==> flow/design.v <==
module single_port_ram (
    input clk,
    input rst,
    input ena,
    input wea,
    input [8-1:0] din,
    input [3-2:0] addr,
    output reg [8-1:0] dout,
    output reg read_valid
);
    parameter num = 1 << 3;
    reg [8-1:0] ram[num-1:0];
    always @(posedge clk) begin
        if (rst) begin
            for (int i = 0; i < num; i = i + 1) begin
                ram[i] = 0;
            end
            dout <= 0;
            read_valid <= 1'b0;
        end else if (ena && wea) begin
            ram[addr]  <= din;
            read_valid <= 1'b0;
        end else if (ena && ~wea) begin
            dout <= ram[addr];
            read_valid <= 1'b1;
        end else read_valid <= 1'b0;
    end
endmodule
# From RTL to reports: single_port_ram
# The steps from the RTL of single_port_ram to its reports follow in flow order.
# Lines are those of the file above, counted from 1.
# Library cell names are shortened.
# A cell with n/a has no value.
# setup
design	single_port_ram
clock_port	clk
cell_library	sky130hd
pvt_corner	tt_025C_1v80

# Word level
# Source: Yosys, flattened and elaborated. Widths are those after wreduce. Registers that Yosys merges into a memory's read port (data or address) are not register bits. Print and check cells do not count. Equal cells are merged and count once.
# bits
register_bits	41
latch_bits	0
mem_bits_rw	0
n_memories	0
word_cells	22
mem_bits_ro	0
clocked_rd_ports_x_width	0
# op_classes
compare	0
equal	3
shifts	0
multipliers	0
add_sub_neg	0
n_mux	2
div	0
logic	2
n_reduce_logical	9
# ops
operator	n
parallel mux 8 bit (select 4 bit)	1
AND reduction 2 bit	5
equality test 2 bit (second input constant)	2
logical AND 1 bit	2
NOT 1 bit	2
equality test 2 x 1 -> 1 bit (second input constant)	1
logical NOT 2 bit	1
OR reduction 2 bit	1
2-to-1 mux 1 bit	1

# Logic depth
# Depth = most cells in a row (Yosys ltp): at word level without a register or memory, in the mapped netlist without a sequential cell, where the memories' decode and read muxes count.
# logic_depth
word_depth	3
ABC_AREA	0
ltp_mapped	5

# Synthesis result
# The flow's flattened synthesis, as Yosys stat reports it; memories are mapped. The netlist is that of the ABC_AREA named above (0 if unset); the other value can give another one.
# types
cell_type	n
dfxtp_1	41
mux2i_1	24
nand2_1	48
a21oi_1	24
a21o_1	7
o22ai_1	7
nor2_1	11
buf_6	2
clkbuf_1	6
and4b_1	2
nand4b_1	2
buf_2	3
buf_4	2
or4b_4	1
nand4bb_1	1
nor4bb_1	1
a211o_1	1
and4_1	1
# Other cell types: 4; their cells: 5.
# mapped
mapped_area_um2	1690.4
ffs	41
cell_count	189

# Worst setup path after synthesis
# OpenSTA on the mapped netlist: ideal clock, no wires. The path of least setup slack (recovery checks aside). Input and output delay are each 20% of the period. Register names are those of the netlist, which keeps one name where synthesis merged equal registers.
# synth_timing
kind	input to register
from	input rst
to	register dout[0]
period_ns	2.62
stages	5
input_delay_ns	0.524
launch_ns	0.524
path_delay_ns	1.046
path_buffers	2
setup_slack_ns	1.050
t_arrival_ns	1.513
synth_period_reached_ns	1.57
# "path_delay_ns" = arrival - input delay + setup time.
# "stages": output pins that drive a net of the path, with the launching flip-flop's if there is one; two outputs of one cell count as two.
# "synth_period_reached_ns" = period - worst setup slack (recovery checks aside). The figure is calculated, with input and output delays left at 20% of the set period.
# synth_between
path_cell_list	buf_2 > or4b_4 > buf_6 > o22ai_1 > a21o_1
# synth_lines
element	line	text
start: declaration	3	input rst,
end: assignment	18	dout <= 0;
end: assignment	24	dout <= ram[addr];
end: declaration	8	output reg [8-1:0] dout,
# No chain of elaborated cells between the ends is given.

# Worst path after layout
# Path of least setup slack in the final report of flow run B (OpenROAD, finished layout, wires in). Where an end is a register, its clock arrival counts in the times.
# layout_timing
kind	input to register
from	input addr[1]
to	register dout[4]
input_delay_ns	0.31
setup_slack_ns	0.01
period_ns	1.54
path_buffers	1
stages	4
t_arrival_ns	1.78
launch_ns	0.31
# The rows between start and end are the longest chain of elaborated cells between them; the timing report does not say that the signal goes this way. Where chains are equally long, one stands for them.
# A line is the first line of the expression or statement that the cell stems from. Yosys adds cells for indexed reads and writes and turns some case tables into memories.
# layout_between
path_cell_list	clkdlybuf4s50_1 > or4b_4 > o22ai_1 > a21o_1
elab_chain_len	2
cone_cells	5
cone_classes	3 x eq/ne; 1 x mux; 1 x reduce/logical
# layout_lines
element	line	text
start: declaration	7	input [3-2:0] addr,
equality test 2 bit	24	dout <= ram[addr];
parallel mux 8 bit (select 4 bit)	24
end: assignment	18	dout <= 0;
end: assignment	24
end: declaration	8	output reg [8-1:0] dout,

Subject: flow runs of single_port_ram

Hi,

Module single_port_ram, platform sky130hd: 2 stored runs of the flow (Yosys, OpenROAD) with differing settings, in no particular order. Input and output delays are each 20% of the period that was set; the output load is 0.01 pF.
"period_less_ws_ns" means the clock period less the worst setup slack. The figure is calculated, with input and output delays left at 20% of the set period.
By "worst_path_ns" is meant the share of the clock period that the worst setup path is allowed (20% is reserved at inputs, 20% at outputs), minus its slack. Clock arrival times at its registers enter into it.
By "fin_power_mw" is meant OpenSTA's value without simulated activity: inputs other than the clock are taken to toggle once in ten clock periods, and the tool carries that through the logic.

Flow run A, flow files:
==> flow/run.sh <==
#!/bin/bash
# the make line also repeats the synthesis and layout settings of config.mk as NAME=value (left out here)
make -C /OpenROAD-flow-scripts/flow DESIGN_CONFIG=/design/flow/config.mk WORK_HOME=/design/flow/orfs CLKGATE_MAP_FILE= finish
==> flow/config.mk <==
export PLATFORM = sky130hd
export DESIGN_NAME = single_port_ram
export DESIGN_NICKNAME = single_port_ram
export VERILOG_FILES = /design/flow/design.v
export SDC_FILE = /design/flow/constraint.sdc
export NUM_CORES = 4
export LEC_CHECK = 0
export ABC_AREA = 0
export CAP_MARGIN = 20
export CELL_PAD_IN_SITES_GLOBAL_PLACEMENT = 2
export CORE_MARGIN = 2
export CORE_UTILIZATION = 67
export CTS_CLUSTER_SIZE = 91
export GPL_TIMING_DRIVEN = 0
export HOLD_SLACK_MARGIN = 0.25
export MAX_ROUTING_LAYER = met4
export PLACE_DENSITY_LB_ADDON = 0.15
export SLEW_MARGIN = 20
==> flow/constraint.sdc <==
create_clock -name core_clock -period 0.955 [get_ports {clk}]
set_input_delay 0.1910 -clock core_clock [delete_from_list [all_inputs] [get_ports {clk}]]
set_output_delay 0.1910 -clock core_clock [all_outputs]
set_load 0.01 [all_outputs]

Flow run A: did not finish, placement stopped with FLW-0024

Flow run B, flow files:
==> flow/run.sh <==
#!/bin/bash
# the make line also repeats the synthesis and layout settings of config.mk as NAME=value (left out here)
make -C /OpenROAD-flow-scripts/flow DESIGN_CONFIG=/design/flow/config.mk WORK_HOME=/design/flow/orfs CLKGATE_MAP_FILE= finish
==> flow/config.mk <==
export PLATFORM = sky130hd
export DESIGN_NAME = single_port_ram
export DESIGN_NICKNAME = single_port_ram
export VERILOG_FILES = /design/flow/design.v
export SDC_FILE = /design/flow/constraint.sdc
export NUM_CORES = 4
export LEC_CHECK = 0
export ABC_AREA = 0
export CAP_MARGIN = 10
export CELL_PAD_IN_SITES_DETAIL_PLACEMENT = 0
export CORE_MARGIN = 2
export CORE_UTILIZATION = 23
export GPL_ROUTABILITY_DRIVEN = 1
export MAX_ROUTING_LAYER = met5
export PLACE_DENSITY_LB_ADDON = 0.18
export SETUP_SLACK_MARGIN = -0.02
export SLEW_MARGIN = 30
==> flow/constraint.sdc <==
create_clock -name core_clock -period 1.54 [get_ports {clk}]
set_input_delay 0.3080 -clock core_clock [delete_from_list [all_inputs] [get_ports {clk}]]
set_output_delay 0.3080 -clock core_clock [all_outputs]
set_load 0.01 [all_outputs]

==> results of flow run B, as CSV <==
result,value
synthArea_um2,1690.4
worst_hold_slack_ns,0.455
layout_stdcell_area_um2,2283.4
final_setup_tns_ns,0.000
fin_power_mw,2.093
finish.utilization_pct,31.8
setup_ws_ns,0.006
worst_path_ns,1.23
timing.worst_path_kind,"input to register"
final_die_area_um2,8051.5
period_less_ws_ns,1.534

Regards
