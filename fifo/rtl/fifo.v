==> flow/design.v <==
module dpram # (
    parameter  DATA_WIDTH = 2,
    parameter  ADDR_WIDTH = 4
) (
    input [ADDR_WIDTH-1:0] wr_addr ,
    input [DATA_WIDTH-1:0] wr_data ,
    input wr_en ,
    input [ADDR_WIDTH-1:0] rd_addr ,
    output reg [DATA_WIDTH-1:0] rd_data ,
    input rd_en ,
    input clk
);
reg [DATA_WIDTH-1:0] mem [(2**ADDR_WIDTH) -1 :0] ;
always @ ( posedge clk ) begin
    if ( wr_en ) begin
        mem [ wr_addr ] <= wr_data ;
    end
end
always @ ( posedge clk ) begin
    if ( rd_en ) begin
        rd_data <= mem [ rd_addr ] ;
    end
end
endmodule
module fifo # (
    parameter ADDR_WIDTH  = 4,
    parameter DATA_WIDTH  = 2
)
(
    input reg [DATA_WIDTH-1:0] data_in,
    input clk,
    rst,
    rd,
    wr,
    output empty,
    full,
    output reg [DATA_WIDTH-1:0] data_out
);
    reg [ADDR_WIDTH:0] rd_ptr, wr_ptr;
    assign empty = (wr_ptr == rd_ptr);
   assign full  = (wr_ptr == {~rd_ptr[ADDR_WIDTH], rd_ptr[ADDR_WIDTH-1:0]});
    always @(posedge clk or posedge rst) begin
        if (rst) begin
            wr_ptr <= 0;
            rd_ptr <= 0;
        end else begin
            wr_ptr <= ((wr && !full) || (wr && rd)) ? wr_ptr + 1 : wr_ptr;
            rd_ptr <= ((rd && !empty) || (wr && rd)) ? rd_ptr + 1 : rd_ptr;
        end
    end
 dpram dp(
    .wr_addr(wr_ptr),
    .wr_data(data_in),
    .wr_en(wr),
    .rd_addr(rd_ptr),
    .rd_data(data_out),
    .rd_en(rd),
    .clk(clk)
);
endmodule
==> Reports on fifo <==
What the tools print for fifo, step after step.
Lines are those of the file above, counted from 1.
Operators: Yosys type, input widths -> output width; for muxes data width and select width s.
Cell names lack the library's common part.
{ "design": {"top": "fifo", "clk_port": "clk", "cell_library": "sky130hd", "lib_corner": "tt_025C_1v80"} }

==> Word level <==
Source: Yosys, flattened and elaborated, memories not mapped. Widths are those after wreduce; folded enables and synchronous resets count as part of the registers. Registers that Yosys merges into a memory's read port (data or address) are not register bits. Print and check cells do not count. Equal cells are merged and count once.
Yosys's memory passes give these memory sizes; they may raise the number of words (mostly to a power of two), join words into wider ones and drop unused or constant bits.
{ "bits": {"reg_bits": 10, "mem_count": 1, "clocked_rd_ports_x_width": 2, "word_cells": 18, "ramBits": 32} }
{ "classes": {"bitwise": 1, "reduce_logical": 7, "mux": 3, "eq_ne": 2, "n_addsub": 2} }
{ "mem_list": {"columns": ["memory", "words", "word_bits", "rd", "wr", "line_no", "source"], "rows": [
  ["dp.mem", 16, 2, 1, 1, 13, "reg [DATA_WIDTH-1:0] mem [(2**ADDR_WIDTH) -1 :0] ;"]
]} }
{ "ops": {"columns": ["operator", "n"], "rows": [
  ["$add 5x1->5 const B", 2],
  ["$eq 5x5->1", 2],
  ["$mux 4", 1],
  ["$logic_and 1x1->1", 3],
  ["$logic_or 1x1->1", 2],
  ["$logic_not 1->1", 2],
  ["$mux 2", 1],
  ["$not 1->1", 1],
  ["$mux 1", 1]
]} }

==> Depth <==
Yosys ltp: most cells in a row. Word level: on the elaborated netlist, between registers, memories and ports. Mapped: between sequential cells and ports; inverters and the memories' decode and read muxes count.
{ "depth": {"word_depth": 5, "ABC_AREA": 0, "depth_mapped": 5, "depth_no_buf": 5} }

==> Synthesis result <==
Source: synth_stat.txt of the flow (Yosys; design flattened, memories mapped). It holds for the ABC_AREA given above (unset counts as 0); a run with the other value may have another netlist.
Totals and module areas in this step are rounded.
{ "types": {"columns": ["type", "n", "type_area_um2"], "rows": [
  ["edfxtp_1", 34, 1.02E+03],
  ["dfrtp_1", 10, 250.24],
  ["mux4_2", 8, 180.173],
  ["xor2_1", 11, 96.342],
  ["ha_1", 5, 62.56],
  ["nor2_1", 14, 52.55],
  ["a211oi_1", 5, 37.536],
  ["mux2_4", 2, 30.029],
  ["xnor2_1", 3, 26.275],
  ["buf_6", 2, 22.522],
  ["nand2_1", 6, 22.522],
  ["nor4_4", 1, 21.27],
  ["a21oi_1", 4, 20.019],
  ["mux2i_1", 2, 20.019],
  ["nor3_1", 4, 20.019],
  ["inv_1", 5, 18.768],
  ["nand3_1", 3, 15.014],
  ["and2_1", 2, 12.512]
]} }
Not listed: further types 8, cells in them 10.
{ "synth_totals": {"seqArea_um2": 1271, "area_um2": 1997, "flip_flops": 44, "mapped_cells": 131} }
The figures by module come from a second, unflattened synthesis with its own total; it is not the netlist above.
{ "unflattened": {"hier_cells": 124, "area_unflattened_um2": 1963} }
Rows give one instance, submodules left out.
{ "modules": {"columns": ["module", "n_inst", "cells", "area_um2", "seq_area_um2"], "rows": [
  ["dpram", 1, 78, 1400, 1021],
  ["fifo", 1, 46, 563.0, 250.2]
]} }

==> Worst setup path after synthesis <==
Source: OpenSTA report_checks on the synthesized netlist (no wires, ideal clock, input and output delay 20% of the period each), path of least setup slack; recovery checks are left aside. Register names are those of the netlist, which keeps one name where synthesis merged equal registers.
{ "synth_path": {"path_type": "register to register", "from": "register rd_ptr[0]", "to": "register dp.rd_data[0]", "setup_time_ns": 0.263, "t_arrival_ns": 1.520, "delay_ns": 1.783, "path_buffers": 1, "required_time_ns": 2.077, "driving_pins": 6, "path_slack_ns": 0.557, "clock_period_ns": 2.34, "period_less_setup_slack_ns": 1.783} }
"delay_ns" = arrival - input delay + setup time.
"driving_pins" counts driving pins, that of a launching flip-flop among them; a cell with two outputs on the path counts twice.
"period_less_setup_slack_ns" = period - worst setup slack (recovery checks aside). The figure is calculated, with input and output delays left at 20% of the set period.
{ "synth_via": {"path_cell_list": "dfrtp_1 -> buf_2 -> mux4_2 -> nor2b_1 -> a211oi_1 -> a21oi_1"} }
{ "synth_lines": {"columns": ["element", "line_no", "source"], "rows": [
  ["start, declared", 39, "reg [ADDR_WIDTH:0] rd_ptr, wr_ptr;"],
  ["start, assigned", 45, "rd_ptr <= 0;"],
  ["start, assigned", 48, "rd_ptr <= ((rd && !empty) || (wr && rd)) ? rd_ptr + 1 : rd_ptr;"],
  ["end, declared", 9, "output reg [DATA_WIDTH-1:0] rd_data ,"]
]} }
Chain of elaborated cells between the ends: none given.

==> Timing after layout <==
From the final timing report of job 2: the path of least setup slack in the routed layout; clock arrival at registers is part of the times.
{ "layout_path": {"path_type": "register to register", "from": "register rd_ptr[0]", "to": "register dp.rd_data[1]", "required_time_ns": 1.83, "setup_time_ns": 0.25, "driving_pins": 6, "t_arrival_ns": 1.86, "path_slack_ns": -0.03, "clock_period_ns": 1.8, "path_buffers": 1} }
{ "layout_via": {"path_cell_list": "dfrtp_1 -> buf_6 -> mux4_2 -> nor2b_1 -> a211oi_1 -> a21oi_1"} }
{ "layout_lines": {"columns": ["element", "line_no", "source"], "rows": [
  ["start, declared", 39, "reg [ADDR_WIDTH:0] rd_ptr, wr_ptr;"],
  ["start, assigned", 45, "rd_ptr <= 0;"],
  ["start, assigned", 48, "rd_ptr <= ((rd && !empty) || (wr && rd)) ? rd_ptr + 1 : rd_ptr;"],
  ["end, declared", 9, "output reg [DATA_WIDTH-1:0] rd_data ,"]
]} }
Chain of elaborated cells between the ends: none given.

Memo
Re: implementation data of fifo

Module fifo, platform sky130hd: 2 stored runs of the flow (Yosys, OpenROAD) with differing settings, in no particular order. Input and output delays are each 20% of the period that was set; the output load is 0.01 pF.
"achieved_period_ns" = clock period - worst setup slack. The figure is calculated, with input and output delays left at 20% of the set period.
"timing.worst_path_ns" = time allowed to the worst setup path (clock period - input delay - output delay, where it has them) - its slack; a late launch clock adds to it, a late capture clock takes from it.
By "total_power_w" is meant OpenSTA's value without simulated activity: inputs other than the clock are taken to toggle once in ten clock periods, and the tool carries that through the logic.
Results are given in rounded form.

Job 1
==> flow/run.sh <==
#!/bin/bash
# the make line also repeats the synthesis and layout settings of config.mk as NAME=value (left out here)
make -C /OpenROAD-flow-scripts/flow DESIGN_CONFIG=/design/flow/config.mk WORK_HOME=/design/flow/orfs CLKGATE_MAP_FILE= finish
==> flow/config.mk <==
export PLATFORM = sky130hd
export DESIGN_NAME = fifo
export DESIGN_NICKNAME = fifo
export VERILOG_FILES = /design/flow/design.v
export SDC_FILE = /design/flow/constraint.sdc
export NUM_CORES = 4
export LEC_CHECK = 0
export ABC_AREA = 1
export CAP_MARGIN = 20
export CELL_PAD_IN_SITES_GLOBAL_PLACEMENT = 3
export CORE_MARGIN = 2
export CORE_UTILIZATION = 58
export CTS_CLUSTER_SIZE = 45
export GPL_ROUTABILITY_DRIVEN = 1
export GPL_TIMING_DRIVEN = 1
export PLACE_DENSITY = 0.54
export SETUP_SLACK_MARGIN = -0.03
export SLEW_MARGIN = 20
export TNS_END_PERCENT = 60
==> flow/constraint.sdc <==
create_clock -name core_clock -period 1.66 [get_ports {clk}]
set_input_delay 0.3320 -clock core_clock [delete_from_list [all_inputs] [get_ports {clk}]]
set_output_delay 0.3320 -clock core_clock [all_outputs]
set_load 0.01 [all_outputs]

==> results of job 1, as JSON <==
{
  "outcome": "no results, placement failed with GPL-0301"
}

Job 2
==> flow/run.sh <==
#!/bin/bash
# the make line also repeats the synthesis and layout settings of config.mk as NAME=value (left out here)
make -C /OpenROAD-flow-scripts/flow DESIGN_CONFIG=/design/flow/config.mk WORK_HOME=/design/flow/orfs CLKGATE_MAP_FILE= finish
==> flow/config.mk <==
export PLATFORM = sky130hd
export DESIGN_NAME = fifo
export DESIGN_NICKNAME = fifo
export VERILOG_FILES = /design/flow/design.v
export SDC_FILE = /design/flow/constraint.sdc
export NUM_CORES = 4
export LEC_CHECK = 0
export CAP_MARGIN = 20
export CORE_MARGIN = 2
export CORE_UTILIZATION = 40
export SETUP_SLACK_MARGIN = -0.06
export SLEW_MARGIN = 20
==> flow/constraint.sdc <==
create_clock -name core_clock -period 1.8 [get_ports {clk}]
set_input_delay 0.3600 -clock core_clock [delete_from_list [all_inputs] [get_ports {clk}]]
set_output_delay 0.3600 -clock core_clock [all_outputs]
set_load 0.01 [all_outputs]

==> results of job 2, as JSON <==
{
  "achieved_period_ns": 1.827,
  "timing.worst_path_ns": 1.83,
  "timing.worst_path_kind": "register to register",
  "ws_setup_ns": -0.027,
  "setup_tns_ns": -0.027,
  "final_die_area_um2": 5573,
  "post_route_util_pct": 50.0,
  "post_synth_area_um2": 1997,
  "total_power_w": 0.003814,
  "cell_area_final_um2": 2377
}
